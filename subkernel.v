==> flow/design.v <==
`timescale 1ns / 1ps
module mult_param #(parameter BIT_SIZE = 8)(
             input signed [BIT_SIZE-1:0] A,B,
             input clk,reset,enable,
             output reg done,
             output reg signed [2*BIT_SIZE-1:0] result
             );
     always@(posedge clk) begin
		if(reset) begin
			result = 0;
		    done = 0;
		end
		else begin
			if(enable) begin
				result = A*B;
				done = 1;
			end
			else begin
				result = 0;
				done = 0;
			end
		end
	 end
endmodule
`timescale 1ns / 1ps
module subkernel #(parameter IN_BIT_SIZE = 8, 
                   parameter OUT_BIT_SIZE = 20, 
                   parameter KERNEL_WIDTH = 4, 
                   parameter KERNEL_HEIGHT = 3 ) (
    input reset, clk, start,
	input [KERNEL_WIDTH*KERNEL_HEIGHT*IN_BIT_SIZE-1:0] KERNEL, 	
	input [KERNEL_WIDTH*KERNEL_HEIGHT*IN_BIT_SIZE-1:0] X, 
	output reg signed [OUT_BIT_SIZE-1:0] result,
	output reg done       
    );
    wire [KERNEL_WIDTH*KERNEL_HEIGHT-1:0] mult_done;
    wire signed [IN_BIT_SIZE-1:0] kernel [KERNEL_WIDTH*KERNEL_HEIGHT-1:0];
    wire signed [IN_BIT_SIZE-1:0] x [KERNEL_WIDTH*KERNEL_HEIGHT-1:0];
    wire signed [2*IN_BIT_SIZE-1:0] multiplier_result [KERNEL_WIDTH*KERNEL_HEIGHT-1:0];
    wire [KERNEL_WIDTH*KERNEL_HEIGHT-1:0] COMPARE = {KERNEL_WIDTH*KERNEL_HEIGHT{1'b1}};
    genvar i;
    integer j;
    for(i = 0; i < KERNEL_WIDTH*KERNEL_HEIGHT; i = i + 1) begin
        assign kernel[i] = KERNEL[(i+1)*IN_BIT_SIZE-1:i*IN_BIT_SIZE];
    end
    for(i = 0; i < KERNEL_WIDTH*KERNEL_HEIGHT; i = i + 1) begin
        assign x[i] = X[(i+1)*IN_BIT_SIZE-1:i*IN_BIT_SIZE];
    end
    generate
        for(i = 0; i < KERNEL_WIDTH*KERNEL_HEIGHT; i = i + 1) begin
            mult_param 
                   #(.BIT_SIZE(IN_BIT_SIZE))
                       mult(.A(x[i]),
                            .B(kernel[i]),
                            .result(multiplier_result[i]),
                            .clk(clk),
                            .reset(reset),
                            .enable(start),
                            .done(mult_done[i]));
        end
    endgenerate
    always@(posedge clk) begin
		if(reset) begin
			result = 0;
		    done = 0;		   
		end
		else begin
			if(start) begin 
                  if(mult_done==COMPARE & ~done) 
                  begin
                     for(j=0;j < KERNEL_WIDTH*KERNEL_HEIGHT;j=j+1) begin
                        result = result + multiplier_result[j];                        
                     end
                     done=1;
                  end
			end
	   end
	end
endmodule
### Reports on subkernel

The steps from the RTL of subkernel to its reports follow in flow order.
Line numbers count from 1 in the design file above.
Operators: Yosys type, input widths -> output width; for muxes data width and select width s.
Library cell names are shortened.
The mark n/a stands for no value.

| design | value |
|---|---|
| top | subkernel |
| clock | clk |
| library | sky130hd |
| corner | tt_025C_1v80 |

### Word-level counts

Yosys after proc, flatten, opt, wreduce and memory -nomap, before mapping. Enables and synchronous resets that opt folds into registers are not counted as muxes. Print and check cells are not counted. Equal cells are merged and count once.

| cells by class | value |
|---|---|
| $add $sub $neg | 12 |
| equality and inequality tests | 1 |
| multipliers | 12 |
| reduce/logical cells | 2 |
| bitwise gates (word level) | 3 |
| muxes and demuxes | 1 |

Operators with widths:

| cell | count |
|---|---|
| $mul 8x8->16 | 12 |
| $add 20x16->20 | 12 |
| $eq 12x12->1 const B | 1 |
| $not 1->1 | 2 |
| $reduce_and 2->1 | 1 |
| $reduce_or 2->1 | 1 |
| $and 1x1->1 | 1 |
| $mux 1 | 1 |

| bit counts | value |
|---|---|
| input port bits | 195 |
| output and inout bits | 21 |
| cells after elaboration | 46 |
| bits in registers | 214 |

### Logic depth

Longest topological path by Yosys (ltp), each cell counted once; first at word level (registers and memories cut), then after technology mapping (sequential cells cut; the memories' decode and read muxes count).

| logic depth | value |
|---|---|
| depth after elaboration | 12 |
| ABC_AREA | 0 |
| depth in mapped cells | 19 |
| depth with buffers taken out | 19 |

### Netlist

Source: synth_stat.txt of the flow (Yosys; design flattened, memories mapped). It holds for the ABC_AREA given above (unset counts as 0); a run with the other value may have another netlist.
Totals and module areas in this step are rounded.

Cells by type:

| cell | count | area in all (um^2) |
|---|---|---|
| fa_1 | 847 | 1.7E+04 |
| ha_1 | 371 | 4.64E+03 |
| dfxtp_1 | 214 | 4.28E+03 |
| inv_1 | 1,134 | 4.26E+03 |
| and2_1 | 489 | 3.06E+03 |
| nand2_1 | 311 | 1,167.37 |
| xnor2_1 | 125 | 1,094.8 |
| nand2b_1 | 95 | 594.32 |
| nor2_1 | 151 | 566.794 |
| o21ai_0 | 109 | 545.523 |
| a21oi_1 | 102 | 510.49 |
| xor2_1 | 43 | 376.611 |
| o21a_1 | 47 | 352.838 |
| nor3_1 | 70 | 350.336 |
| nor2b_1 | 28 | 175.168 |
| a211oi_1 | 20 | 150.144 |
| nor3b_1 | 18 | 135.13 |
| clkbuf_1 | 35 | 131.376 |

Other cell types: 24; their cells: 103.

| synthesis totals | value |
|---|---|
| mapped flip-flops | 214 |
| sequential area | 4,280 um^2 |
| synthesis area | 40,100 um^2 |
| mapped cells | 4,312 |
| buffer cells | 35 |

The figures by module come from a second, unflattened synthesis with its own total; it is not the netlist above.

| second synthesis, totals | value |
|---|---|
| cells (unflattened synthesis) | 4,565 |
| area (unflattened synthesis) | 42,600 um^2 |

Each row is one instance without its submodules.

By module:

| module | seq. area (um^2) | cells | instances | area (um^2) |
|---|---|---|---|---|
| mult_param #(BIT_SIZE=8) | 340 | 319 | 12 | 2,990 |
| subkernel | 420 | 737 | 1 | 6,760 |

### Timing after synthesis

Path of least setup slack by OpenSTA after synthesis, without wires, with an ideal clock, recovery checks aside; 20% of the period is set as input and as output delay. Where synthesis merged equal registers, the netlist keeps one of their names.

| timing after synthesis | value |
|---|---|
| path type | input to register |
| start | in KERNEL[14] |
| end | reg genblk3[1].mult.result[15] |
| stages on the path | 16 |
| setup time | 0.128 ns |
| period | 6.06 ns |
| arrival time | 4.879 ns |
| delay of the path | 3.795 ns |
| input delay | 1.212 ns |
| slack | 1.054 ns |
| period reached after synthesis | 5.006 ns |

"delay of the path" = arrival - input delay + setup time.
"stages on the path" counts driving pins, that of a launching flip-flop among them; a cell with two outputs on the path counts twice.
"period reached after synthesis" = period - worst setup slack (recovery checks aside). The figure is calculated, with input and output delays left at 20% of the set period.
Between the ends stands the longest chain of elaborated cells between them, by number of cells; it is not shown to be the way that was timed. Of several equally long chains one is given.
A line is the first line of the expression or statement that the cell stems from. Yosys adds cells for indexed reads and writes and turns some case tables into memories.
At most two assigning lines are given for a register; there are more.

| between the ends, after synthesis | value |
|---|---|
| cells stage by stage | clkbuf_1 > nand2_1 > fa_1 > fa_1 > inv_1 > fa_1 > inv_1 > fa_1 > inv_1 > ha_1 > o21a_1 > a2111oi_2 > nor3b_1 > o22ai_1 > xnor2_1 > nor2_1 |
| cells in the longest elaborated chain | 1 |
| elaborated cells between the ends (all ways) | 1 |
| RTL lines with such cells | 1 |

Ends and longest elaborated chain, after synthesis:

| what | RTL line | text |
|---|---|---|
| start, declared | 31 | `input [KERNEL_WIDTH*KERNEL_HEIGHT*IN_BIT_SIZE-1:0] KERNEL,` |
| $mul 8x8->16 | 15 | `result = A*B;` |
| end, assigned | 15 |  |
| end, assigned | 19 | `result = 0;` |
| end, declared | 6 | `output reg signed [2*BIT_SIZE-1:0] result` |

### Timing after layout

From the final timing report of job 1: the path of least setup slack in the routed layout; clock arrival at registers is part of the times.

| timing post-layout | value |
|---|---|
| path type | register to register |
| start | reg genblk3[5].mult.result[3] |
| end | reg result[18] |
| stages on the path | 18 |
| slack | -1.37 ns |
| arrival time | 5.24 ns |
| period | 3.41 ns |
| setup time | 0.11 ns |

Between the ends stands the longest chain of elaborated cells between them, by number of cells; it is not shown to be the way that was timed. Of several equally long chains one is given.
At most two assigning lines are given for a register; there are more.

| between the ends, post-layout | value |
|---|---|
| cells stage by stage | dfxtp_2 > fa_1 > inv_2 > fa_1 > inv_2 > fa_1 > fa_1 > inv_1 > fa_1 > buf_4 > fa_2 > nand2b_4 > a21oi_4 > o31ai_4 > a21oi_2 > a31oi_2 > xnor2_1 > a22o_1 |
| cells in the longest elaborated chain | 7 |
| elaborated cells between the ends (all ways) | 7 |
| RTL lines with such cells | 1 |

Ends and longest elaborated chain, post-layout:

| what | RTL line | text |
|---|---|---|
| start, declared | 6 | `output reg signed [2*BIT_SIZE-1:0] result` |
| start, assigned | 10 | `result = 0;` |
| start, assigned | 15 | `result = A*B;` |
| $add 20x16->20 x7 | 72 | `result = result + multiplier_result[j];` |
| end, assigned | 64 | `result = 0;` |
| end, assigned | 72 |  |
| end, declared | 33 | `output reg signed [OUT_BIT_SIZE-1:0] result,` |

Memo
Re: implementation data of subkernel

Flow measurements of subkernel on sky130hd: 2 stored runs with different settings, listed in no order. Input and output delays are each 20% of the period that was set; the output load is 0.01 pF.
"period achieved" = clock period - worst setup slack. The figure is calculated, with input and output delays left at 20% of the set period.
"time used up by the worst setup path": the worst setup path's part of the clock period (all of it between registers, 20% less for each end at a port) less its slack. A launch clock that arrives late makes it longer, a capture clock that arrives late makes it shorter.
Measured values are rounded.

#### Job 1

| setting | value |
|---|---|
| period_ns | `3.41` |
| CORE_UTILIZATION | `24` |
| SETUP_SLACK_MARGIN | `0.95` |
| PLACE_DENSITY_LB_ADDON | `0.12` |
| CORE_MARGIN | `4` |
| GPL_TIMING_DRIVEN | `1` |
| CTS_CLUSTER_SIZE | `86` |
| CAP_MARGIN | `15` |
| SLEW_MARGIN | `20` |

| result | value |
|---|---|
| time used up by the worst setup path | 4.78 ns |
| worst path kind | register to register |
| worst setup slack after layout | -1.37 ns |
| area of the synthesized netlist | 40,100 um^2 |
| utilization | 35.6 % |
| setup total negative slack | -58.2 ns |
| period achieved | 4.779 ns |
| standard-cell area of the final layout | 59,000 um^2 |
| overall die area | 174,000 um^2 |
| worst hold slack after layout | 0.456 ns |

#### Job 2

| setting | value |
|---|---|
| period_ns | `7.22` |
| CORE_UTILIZATION | `61` |
| SETUP_SLACK_MARGIN | `2.02` |
| PLACE_DENSITY_LB_ADDON | `0.08` |
| CELL_PAD_IN_SITES_DETAIL_PLACEMENT | `1` |
| CTS_CLUSTER_SIZE | `83` |
| CAP_MARGIN | `10` |
| SLEW_MARGIN | `40` |
| MIN_ROUTING_LAYER | `met1` |
| MAX_ROUTING_LAYER | `met5` |
| CORE_MARGIN | `2` |

Not finished: routing ended with error GRT-0232.
